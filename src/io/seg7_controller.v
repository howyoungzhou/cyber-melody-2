==> flow/design.v <==
`timescale 1ns / 1ps
module seg7_controller(
	input clkIO, input [1:0] clkScan, input clkBlink,
	input [31:0] data, input [7:0] point, input [7:0] LES,
	output [3:0] sout, output reg [7:0] segment, output reg [3:0] anode
);
	wire [63:0] dispData;
	wire [31:0] dispPattern;
	Seg7Decode U0(.hex(data), .point(point),
		.LE(LES & {8{clkBlink}}), .pattern(dispData));
	Seg7Remap U1(.I(data), .O(dispPattern));
	ShiftReg #(.WIDTH(64)) U2(.clk(clkIO), .pdata(dispData), .sout(sout));
	always @*
		case(clkScan)
		2'b00: begin segment <= ~dispPattern[ 7: 0]; anode <= 4'b1110; end
		2'b01: begin segment <= ~dispPattern[15: 8]; anode <= 4'b1101; end
		2'b10: begin segment <= ~dispPattern[23:16]; anode <= 4'b1011; end
		2'b11: begin segment <= ~dispPattern[31:24]; anode <= 4'b0111; end
		endcase
endmodule
`timescale 1ns / 1ps
module Seg7Decode(
	input [31:0] hex, input [7:0] point, input [7:0] LE,
	output [63:0] pattern
);
	wire [63:0] digits;
	SegmentDecoder
		U0(.hex(hex[ 3: 0]), .segment(digits[ 6: 0])),
		U1(.hex(hex[ 7: 4]), .segment(digits[14: 8])),
		U2(.hex(hex[11: 8]), .segment(digits[22:16])),
		U3(.hex(hex[15:12]), .segment(digits[30:24])),
		U4(.hex(hex[19:16]), .segment(digits[38:32])),
		U5(.hex(hex[23:20]), .segment(digits[46:40])),
		U6(.hex(hex[27:24]), .segment(digits[54:48])),
		U7(.hex(hex[31:28]), .segment(digits[62:56]));
	assign {digits[63], digits[55], digits[47], digits[39], digits[31], digits[23], digits[15], digits[7]} = ~point;
	assign pattern[ 7: 0] = digits[ 7: 0] | {8{LE[0]}};
	assign pattern[15: 8] = digits[15: 8] | {8{LE[1]}};
	assign pattern[23:16] = digits[23:16] | {8{LE[2]}};
	assign pattern[31:24] = digits[31:24] | {8{LE[3]}};
	assign pattern[39:32] = digits[39:32] | {8{LE[4]}};
	assign pattern[47:40] = digits[47:40] | {8{LE[5]}};
	assign pattern[55:48] = digits[55:48] | {8{LE[6]}};
	assign pattern[63:56] = digits[63:56] | {8{LE[7]}};
endmodule
`timescale 1ns / 1ps
module Seg7Remap(
	input [31:0] I, output [31:0] O
);
	assign O[ 7: 0] = {I[24], I[12], I[5], I[17], I[25], I[16], I[4], I[0]};
	assign O[15: 8] = {I[26], I[13], I[7], I[19], I[27], I[18], I[6], I[1]};
	assign O[23:16] = {I[28], I[14], I[9], I[21], I[29], I[20], I[8], I[2]};
	assign O[31:24] = {I[30], I[15], I[11],I[23], I[31], I[22], I[10],I[3]};
endmodule
`timescale 1ns / 1ps
module SegmentDecoder(
	input [3:0] hex, output reg [6:0] segment
);
	always @*
	begin
		case(hex)
			4'h0: segment[6:0] <= 7'b1000000;
			4'h1: segment[6:0] <= 7'b1111001;
			4'h2: segment[6:0] <= 7'b0100100;
			4'h3: segment[6:0] <= 7'b0110000;
			4'h4: segment[6:0] <= 7'b0011001;
			4'h5: segment[6:0] <= 7'b0010010;
			4'h6: segment[6:0] <= 7'b0000010;
			4'h7: segment[6:0] <= 7'b1111000;
			4'h8: segment[6:0] <= 7'b0000000;
			4'h9: segment[6:0] <= 7'b0010000;
			4'hA: segment[6:0] <= 7'b0001000;
			4'hB: segment[6:0] <= 7'b0000011;
			4'hC: segment[6:0] <= 7'b1000110;
			4'hD: segment[6:0] <= 7'b0100001;
			4'hE: segment[6:0] <= 7'b0000110;
			4'hF: segment[6:0] <= 7'b0001110;
		endcase
	end
endmodule
`timescale 1ns / 1ps
module ShiftReg(clk, pdata, sout);
	parameter WIDTH = 16;
	parameter DELAY = 12;
	input clk;
	input [WIDTH - 1:0] pdata;
	output [3:0] sout;
	assign sout = {sck, sdat, oe, clrn};
	wire sck, sdat, clrn;
	reg oe;
	reg [WIDTH:0] shift;
	reg [DELAY-1:0] counter = -1;
	wire sckEn;
	assign sckEn = |shift[WIDTH - 1:0];
	assign sck = ~clk & sckEn;
	assign sdat = shift[WIDTH];
	assign clrn = 1'b1;
	always @ (posedge clk)
	begin
		if(sckEn)
			shift <= {shift[WIDTH - 1:0], 1'b0};
		else
		begin
			if(&counter)
			begin
				shift <= {pdata, 1'b1};
				oe <= 1'b0;
			end
			else
				oe <= 1'b1;
			counter <= counter + 1'b1;
		end
	end
endmodule
==> From RTL to reports: seg7_controller <==
Tool output for the design above, in the order of the flow.
Lines are those of the file above, counted from 1.
Library cell names are shortened.
{ "inputs": {"design": "seg7_controller", "clock_port": "clkIO", "library": "sky130hd", "lib_corner": "tt_025C_1v80"} }

==> Word level <==
Counts by Yosys on the flattened word-level netlist (proc, flatten, opt, wreduce; memories kept). Register bits leave out memories and registers merged into their read ports (data or address). Print and check cells are left out. Cells with the same type and inputs are merged into one.
Yosys's memory passes give these memory sizes; they may raise the number of words (mostly to a power of two), join words into wider ones and drop unused or constant bits.
{ "op_classes": {"n_addsub": 1, "multipliers": 0, "div_mod_pow": 0, "n_cmp": 0, "n_eq": 3, "shifts": 0, "mux": 5, "n_logic": 16, "n_reduce_logical": 4} }
{ "ops": {"columns": ["operator", "n"], "rows": [
  ["65-bit 2-to-1 mux", 2],
  ["64-bit OR reduction", 1],
  ["8-bit bitwise OR", 8],
  ["8-bit inverter", 5],
  ["8-bit parallel mux with 4-bit select", 1],
  ["4-bit parallel mux with 4-bit select", 1],
  ["12-bit by 1-bit adder with 12-bit output (second input constant)", 1],
  ["12-bit AND reduction", 1],
  ["8-bit bitwise AND", 1],
  ["2-bit == test (second input constant)", 2],
  ["2-bit by 1-bit == test with 1-bit output (second input constant)", 1],
  ["2-bit zero test", 1],
  ["2-bit nonzero test", 1],
  ["1-bit bitwise AND", 1],
  ["1-bit inverter", 1],
  ["1-bit 2-to-1 mux", 1]
]} }
{ "bits": {"reg_bits": 78, "latch_bits": 0, "mem_bits_rw": 0, "romBits": 896, "clocked_rd_ports_x_width": 0, "mem_count": 8, "word_cells": 41} }
{ "mem_list": {"columns": ["name", "size", "width", "read_ports", "write_ports", "line_no", "rtl"], "rows": [
  ["(name not given)", 16, 7, 1, 0, 61, "case(hex)"],
  ["(name not given)", 16, 7, 1, 0, 61, null],
  ["(name not given)", 16, 7, 1, 0, 61, null],
  ["(name not given)", 16, 7, 1, 0, 61, null],
  ["(name not given)", 16, 7, 1, 0, 61, null],
  ["(name not given)", 16, 7, 1, 0, 61, null]
]} }
Memories not listed: 2.

==> Logic depth <==
Yosys ltp: most cells in a row. Word level: on the elaborated netlist, between registers, memories and ports. Mapped: between sequential cells and ports; inverters and the memories' decode and read muxes count.
{ "depth": {"ltp_word": 4, "abc_area": 0, "depth_mapped": 8} }

==> Netlist <==
Source: synth_stat.txt of the flow (Yosys; design flattened, memories mapped). It holds for the ABC_AREA given above (unset counts as 0); a run with the other value may have another netlist.
{ "by_type": {"columns": ["type", "n", "area_total_um2"], "rows": [
  ["edfxtp_1", 77, 2.31E+03],
  ["ha_1", 57, 713.184],
  ["o211ai_1", 56, 420.403],
  ["a31o_2", 44, 385.37],
  ["mux4_2", 9, 202.694],
  ["a31o_1", 20, 175.168],
  ["inv_1", 43, 161.405],
  ["nand2_1", 43, 161.405],
  ["nand3_1", 31, 155.149],
  ["mux2i_1", 13, 130.125],
  ["mux2_2", 10, 112.608],
  ["nor4_1", 16, 100.096],
  ["clkbuf_1", 23, 86.333],
  ["nor2_1", 19, 71.318],
  ["a21oi_1", 14, 70.067],
  ["xnor2_1", 8, 70.067],
  ["nand2b_1", 11, 68.816],
  ["o21ai_0", 11, 55.053]
]} }
Not listed: further types 19, cells in them 52.
{ "mapped": {"stdcells": 557, "synth_area_um2": 5821.8, "seq_area_um2": 2332.2, "flip_flops": 78} }
The figures by module come from a second, unflattened synthesis with its own total; it is not the netlist above.
{ "unflattened": {"hier_cells": 618, "hier_area_um2": 6459.9} }
Rows give one instance, submodules left out.
{ "by_module": {"columns": ["module", "n_inst", "n_cells", "mod_area_um2"], "rows": [
  ["ShiftReg (WIDTH=64)", 1, 212, 3345.7],
  ["SegmentDecoder", 8, 35, 270.3],
  ["Seg7Decode", 1, 64, 400.4],
  ["seg7_controller", 1, 30, 311.5],
  ["Seg7Remap", 1, 32, 240.2]
]} }

seg7_controller through Yosys and OpenROAD on sky130hd: 2 stored runs, unordered, with their settings and measured results. The constraints put input and output delay at 20% of the set period each and load the outputs with 0.01 pF.
"power_total_mw": no workload was simulated; the value follows from the tool's default switching activity.

Flow run 1
==> flow/run.sh <==
#!/bin/bash
# the make line also repeats the synthesis and layout settings of config.mk as NAME=value (left out here)
make -C /OpenROAD-flow-scripts/flow DESIGN_CONFIG=/design/flow/config.mk WORK_HOME=/design/flow/orfs CLKGATE_MAP_FILE= finish
==> flow/config.mk <==
export PLATFORM = sky130hd
export DESIGN_NAME = seg7_controller
export DESIGN_NICKNAME = seg7_controller
export VERILOG_FILES = /design/flow/design.v
export SDC_FILE = /design/flow/constraint.sdc
export NUM_CORES = 4
export LEC_CHECK = 0
export CAP_MARGIN = 20
export CORE_MARGIN = 2
export CORE_UTILIZATION = 64
export CTS_CLUSTER_DIAMETER = 280
export GPL_ROUTABILITY_DRIVEN = 0
export HOLD_SLACK_MARGIN = 0.24
export PLACE_DENSITY = 0.56
export SETUP_SLACK_MARGIN = 1.13
export SLEW_MARGIN = 20
export TNS_END_PERCENT = 80
==> flow/constraint.sdc <==
create_clock -name core_clock -period 5.83 [get_ports {clkIO}]
set_input_delay 1.1660 -clock core_clock [delete_from_list [all_inputs] [get_ports {clkIO}]]
set_output_delay 1.1660 -clock core_clock [all_outputs]
set_load 0.01 [all_outputs]

==> results of flow run 1, as JSON <==
{
  "finish.utilization_frac": 0.764,
  "synth_area_um2": 5821.8,
  "power_total_mw": 1.282,
  "finish.stdcell_area_um2": 6692.7,
  "die_um2": 9875.4,
  "timing.setup.ws_ns": 1.175,
  "fin_tns_ns": 0.000,
  "final_hold_ws_ns": 0.501
}

Flow run 2
==> flow/run.sh <==
#!/bin/bash
# the make line also repeats the synthesis and layout settings of config.mk as NAME=value (left out here)
make -C /OpenROAD-flow-scripts/flow DESIGN_CONFIG=/design/flow/config.mk WORK_HOME=/design/flow/orfs CLKGATE_MAP_FILE= finish
==> flow/config.mk <==
export PLATFORM = sky130hd
export DESIGN_NAME = seg7_controller
export DESIGN_NICKNAME = seg7_controller
export VERILOG_FILES = /design/flow/design.v
export SDC_FILE = /design/flow/constraint.sdc
export NUM_CORES = 4
export LEC_CHECK = 0
export CAP_MARGIN = 20
export CORE_MARGIN = 2
export CORE_UTILIZATION = 34
export CTS_CLUSTER_DIAMETER = 126
export GPL_ROUTABILITY_DRIVEN = 0
export GPL_TIMING_DRIVEN = 1
export MAX_ROUTING_LAYER = met4
export PLACE_DENSITY = 0.84
export SETUP_SLACK_MARGIN = 1.32
export SLEW_MARGIN = 10
export TNS_END_PERCENT = 15
==> flow/constraint.sdc <==
create_clock -name core_clock -period 4.71 [get_ports {clkIO}]
set_input_delay 0.9420 -clock core_clock [delete_from_list [all_inputs] [get_ports {clkIO}]]
set_output_delay 0.9420 -clock core_clock [all_outputs]
set_load 0.01 [all_outputs]

==> results of flow run 2, as JSON <==
{
  "finish.utilization_frac": 0.425,
  "synth_area_um2": 5821.8,
  "power_total_mw": 1.864,
  "finish.stdcell_area_um2": 7073.0,
  "die_um2": 18185.9,
  "timing.setup.ws_ns": 0.993,
  "fin_tns_ns": 0.000,
  "final_hold_ws_ns": 0.528
}
